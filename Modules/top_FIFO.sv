==> flow/design.v <==
`timescale 1ns / 1ps
module top_FIFO(clk, reset, WE, D_IN, RE, D_OUT, EMPTY, FULL, HALF_FULL, RP, WP);
  parameter M = 32;  
  parameter N = 16;  
  input bit clk;
  input logic reset;
  input logic WE;
  input logic [N-1:0]D_IN;
  input logic RE;
  output logic [N-1:0]D_OUT;
  output bit EMPTY;
  output bit FULL;
  output bit HALF_FULL;
  logic [N-1:0]qu[M-1:0]; 
  output logic [$clog2(M)-1:0]RP;  
  output logic [$clog2(M)-1:0]WP;  
  always_ff @(posedge clk or negedge reset) begin
  if(!reset)  
  begin
  RP = 0;
  WP = 0;
  end
  else
  begin  
  if(!FULL && WE)  
  begin
  qu[WP] = D_IN;
  WP = WP+1;
  end
  else 
  begin
  WP = WP;
  end
  if(!EMPTY && RE)  
  begin
  D_OUT = qu[RP];
  RP = RP+1;
  end
  else
  begin
  D_OUT = 8'bz;
  RP = RP;
  end
  end  
  end  
  always_comb begin
  if(WP == RP + M-1)  
  begin
  FULL = 1;
  end
  else
  begin
  FULL = 0;
  end
  if(WP == RP + M/2 -1)  
  begin
  HALF_FULL = 1;
  end
  else
  begin
  HALF_FULL = 0;
  end
  if(WP == RP)  
  begin
  EMPTY = 1;
  end
  else
  begin
  EMPTY = 0;
  end
  end
endmodule
Tool chain data of top_FIFO --
The steps from the RTL of top_FIFO to its reports follow in flow order. Line numbers count from 1 in the design file above. Cell names lack the library's common part. Not given: -
Design: top module top_FIFO, clock port clk, standard-cell library sky130hd, library corner tt_025C_1v80

Word level --
Source: Yosys, flattened and elaborated. Widths are those after wreduce. Registers that Yosys merges into a memory's read port (data or address) are not register bits. Print and check cells do not count. Equal cells are merged and count once.
Bit counts: input bits 20, output and inout bits 29, register bits after elaboration 538
Cells by class: muxes and demuxes 69, equality and inequality tests 65, add/sub/neg operators 6, reductions and logical operators 38
Operators by type and width (count):
- 16-bit parallel mux with 2-bit select | 32
- 31-bit OR reduction | 32
- 16-bit parallel mux with 32-bit select | 1
- 16-bit two-way mux | 32
- 5-bit == test with constant B | 32
- 5-bit by 4-bit == test with 1-bit output with constant B | 16
- 5-bit by 32-bit == test with 1-bit output | 2
- 5-bit by 3-bit == test with 1-bit output with constant B | 8
- 5-bit by 2-bit == test with 1-bit output with constant B | 4
- 5-bit by 1-bit adder with 5-bit output with constant B | 2
- 5-bit by 1-bit == test with 1-bit output with constant B | 2
- 5-bit logical NOT | 2
- 7-bit by 1-bit subtractor with 8-bit output with constant B | 1
- 8-bit two-way mux | 1
- 5-bit by 6-bit adder with 7-bit output with constant B | 1
- 6-bit by 1-bit subtractor with 7-bit output with constant B | 1
- 5-bit by 5-bit adder with 6-bit output with constant B | 1
- 5-bit == test | 1
- 1-bit two-way mux | 3
- 1-bit logical AND | 2
- 1-bit logical NOT | 2

Longest topological paths --
Depth = most cells in a row (Yosys ltp): at word level without a register or memory, in the mapped netlist without a sequential cell, where the memories' decode and read muxes count.
Logic depth: depth in word-level cells 9, ABC_AREA 1, mapped depth 21, depth with buffers taken out 19

Mapped cells and area --
Yosys stat after the flow's synthesis: flattened, memories mapped to cells. It holds for the ABC_AREA given above (unset counts as 0); a run with the other value may have another netlist.
Synthesis totals: synthesis area 33100.5 um^2, flip-flop cells 538, mapped cells 4190, area of sequential cells 16105.4 um^2
Cells by type:
- edfxtp_1 | count 528, area in all 1.59E+04 um^2
- nand3_1 | count 994, area in all 4.97E+03 um^2
- nand2_1 | count 981, area in all 3.68E+03 um^2
- and2_1 | count 487, area in all 3.05E+03 um^2
- inv_1 | count 532, area in all 2E+03 um^2
- nor2_1 | count 259, area in all 972.182 um^2
- buf_2 | count 94, area in all 470.451 um^2
- clkbuf_1 | count 115, area in all 431.664 um^2
- dfrtp_1 | count 10, area in all 250.24 um^2
- o21ai_0 | count 34, area in all 170.163 um^2
- ha_1 | count 13, area in all 162.656 um^2
- nor2_4 | count 14, area in all 157.651 um^2
- nor2_8 | count 7, area in all 140.134 um^2
- nand2_2 | count 22, area in all 137.632 um^2
- o211ai_1 | count 17, area in all 127.622 um^2
- nor2_2 | count 14, area in all 87.584 um^2
- a21oi_1 | count 17, area in all 85.082 um^2
- xor2_1 | count 8, area in all 70.067 um^2
Other cell types: 14; their cells: 44.

Worst setup path after synthesis --
Path of least setup slack by OpenSTA after synthesis, without wires, with an ideal clock, recovery checks aside; 20% of the period is set as input and as output delay. Where synthesis merged equal registers, the netlist keeps one of their names.
Timing post-synthesis: path kind reg2reg, from register WP[1], to register D_OUT[13], period 4.55 ns, slack 1.271 ns, time at the first pin 0.000 ns, delay of the path 3.279 ns, data arrival time 3.020 ns, path buffers 3, data required time 4.291 ns, stages on the path 21, synthesis period reached 3.279 ns
"delay of the path" = arrival - input delay + setup time. "stages on the path" counts driving pins, that of a launching flip-flop among them; a cell with two outputs on the path counts twice. "synthesis period reached" = period - worst setup slack (recovery checks aside). The figure is calculated, with input and output delays left at 20% of the set period. The rows between start and end are the longest chain of elaborated cells between them; the timing report does not say that the signal goes this way. Where chains are equally long, one stands for them. Each line given opens the expression or statement behind the cell; cells for indexed reads and writes are added by Yosys, which also makes memories of some case tables. A register here has more assigning lines than the two given.
Between the ends, post-synthesis: cells stage by stage dfrtp_1 > ha_1 > clkbuf_1 > inv_1 > nor2_1 > ha_1 > nor2_1 > nand2_1 > nor2_4 > nand2_4 > buf_12 > nor2_8 > nand2_2 > buf_2 > nand2_1 > nand3_1 > nand2_1 > nor2_1 > nand2_1 > nor2_1 > a21oi_1, cells in the longest elaborated chain 6
RTL lines, path post-synthesis:
- start, declared | RTL line 16 | output logic [$clog2(M)-1:0]WP;
- start, assigned | RTL line 21 | WP = 0;
- start, assigned | RTL line 28 | WP = WP+1;
- 5-bit by 32-bit == test with 1-bit output | RTL line 47 | if(WP == RP + M-1)
- 1-bit two-way mux | RTL line 47
- 1-bit logical NOT | RTL line 25 | if(!FULL && WE)
- 1-bit logical AND | RTL line 25
- 16-bit two-way mux | RTL line 25
- 16-bit parallel mux with 32-bit select | RTL line 36 | D_OUT = qu[RP];
- end, assigned | RTL line 36
- end, assigned | RTL line 41 | D_OUT = 8'bz;
- end, declared | RTL line 10 | output logic [N-1:0]D_OUT;

Path in the finished layout --
Path of least setup slack in the final report of entry A (OpenROAD, finished layout, wires in). Where an end is a register, its clock arrival counts in the times.
Timing after layout: path kind reg2reg, from register WP[1], to register D_OUT[8], period 6.03 ns, path buffers 3, time at the first pin 0.69 ns, stages on the path 21, data arrival time 5.59 ns, data required time 6.43 ns, slack 0.84 ns
The rows between start and end are the longest chain of elaborated cells between them; the timing report does not say that the signal goes this way. Where chains are equally long, one stands for them. A register here has more assigning lines than the two given.
Between the ends, after layout: cells stage by stage dfrtp_1 > ha_1 > buf_4 > inv_1 > nor2_1 > ha_1 > nor2_1 > nand2_1 > nor2_4 > nand2_1 > nor2_4 > buf_4 > nand2_2 > buf_4 > nand2_1 > nand3_1 > nand2_1 > nor2_1 > nand2_1 > nor2_1 > a21oi_1, cells in the longest elaborated chain 6
RTL lines, path after layout:
- start, declared | RTL line 16 | output logic [$clog2(M)-1:0]WP;
- start, assigned | RTL line 21 | WP = 0;
- start, assigned | RTL line 28 | WP = WP+1;
- 5-bit by 32-bit == test with 1-bit output | RTL line 47 | if(WP == RP + M-1)
- 1-bit two-way mux | RTL line 47
- 1-bit logical NOT | RTL line 25 | if(!FULL && WE)
- 1-bit logical AND | RTL line 25
- 16-bit two-way mux | RTL line 25
- 16-bit parallel mux with 32-bit select | RTL line 36 | D_OUT = qu[RP];
- end, assigned | RTL line 36
- end, assigned | RTL line 41 | D_OUT = 8'bz;
- end, declared | RTL line 10 | output logic [N-1:0]D_OUT;

Data sheet: physical implementation of top_FIFO

Top module top_FIFO; platform sky130hd; tools Yosys and OpenROAD; 2 stored runs in no particular order. Input and output delays are each 20% of the period that was set; the output load is 0.01 pF.
"period reached" means the clock period less the worst setup slack. The figure is calculated, with input and output delays left at 20% of the set period.
"worst setup path time": the worst setup path's part of the clock period (all of it between registers, 20% less for each end at a port) less its slack. A launch clock that arrives late makes it longer, a capture clock that arrives late makes it shorter.
By "power consumption" is meant OpenSTA's value without simulated activity: inputs other than the clock are taken to toggle once in ten clock periods, and the tool carries that through the logic.

[entry A] flow files
==> flow/run.sh <==
#!/bin/bash
# the make line also repeats the synthesis and layout settings of config.mk as NAME=value (left out here)
make -C /OpenROAD-flow-scripts/flow DESIGN_CONFIG=/design/flow/config.mk WORK_HOME=/design/flow/orfs CLKGATE_MAP_FILE= finish
==> flow/config.mk <==
export PLATFORM = sky130hd
export DESIGN_NAME = top_FIFO
export DESIGN_NICKNAME = top_FIFO
export VERILOG_FILES = /design/flow/design.v
export SDC_FILE = /design/flow/constraint.sdc
export NUM_CORES = 4
export LEC_CHECK = 0
export ABC_AREA = 1
export CAP_MARGIN = 0
export CELL_PAD_IN_SITES_GLOBAL_PLACEMENT = 2
export CORE_ASPECT_RATIO = 0.71
export CORE_MARGIN = 2
export CORE_UTILIZATION = 24
export GPL_ROUTABILITY_DRIVEN = 1
export PLACE_DENSITY_LB_ADDON = 0.05
export SLEW_MARGIN = 20
export TNS_END_PERCENT = 55
==> flow/constraint.sdc <==
create_clock -name core_clock -period 6.03 [get_ports {clk}]
set_input_delay 1.2060 -clock core_clock [delete_from_list [all_inputs] [get_ports {clk}]]
set_output_delay 1.2060 -clock core_clock [all_outputs]
set_load 0.01 [all_outputs]

[entry A] result: Yosys chip area after synthesis 33,100.5 um^2; die footprint 140,949.0 um^2; standard-cell area after routing 38,313.0 um^2; utilization in the final report 0.281; worst setup slack after layout 0.840 ns; total negative slack 0.000 ns; worst hold slack in the final report 0.545 ns; power consumption 28,982 uW; period reached 5.190 ns; worst setup path time 5.19 ns; worst setup path type reg2reg

[entry B] flow files
==> flow/run.sh <==
#!/bin/bash
# the make line also repeats the synthesis and layout settings of config.mk as NAME=value (left out here)
make -C /OpenROAD-flow-scripts/flow DESIGN_CONFIG=/design/flow/config.mk WORK_HOME=/design/flow/orfs CLKGATE_MAP_FILE= finish
==> flow/config.mk <==
export PLATFORM = sky130hd
export DESIGN_NAME = top_FIFO
export DESIGN_NICKNAME = top_FIFO
export VERILOG_FILES = /design/flow/design.v
export SDC_FILE = /design/flow/constraint.sdc
export NUM_CORES = 4
export LEC_CHECK = 0
export CAP_MARGIN = 25
export CELL_PAD_IN_SITES_DETAIL_PLACEMENT = 2
export CORE_ASPECT_RATIO = 1.29
export CORE_MARGIN = 2
export CORE_UTILIZATION = 58
export CTS_CLUSTER_DIAMETER = 156
export CTS_CLUSTER_SIZE = 91
export GPL_ROUTABILITY_DRIVEN = 0
export MAX_ROUTING_LAYER = met5
export MIN_ROUTING_LAYER = met1
export PLACE_DENSITY = 0.95
export SETUP_SLACK_MARGIN = 0.16
export SLEW_MARGIN = 20
export TNS_END_PERCENT = 30
==> flow/constraint.sdc <==
create_clock -name core_clock -period 2.82 [get_ports {clk}]
set_input_delay 0.5640 -clock core_clock [delete_from_list [all_inputs] [get_ports {clk}]]
set_output_delay 0.5640 -clock core_clock [all_outputs]
set_load 0.01 [all_outputs]

[entry B] result: did not finish, placement stopped with DPL-0033
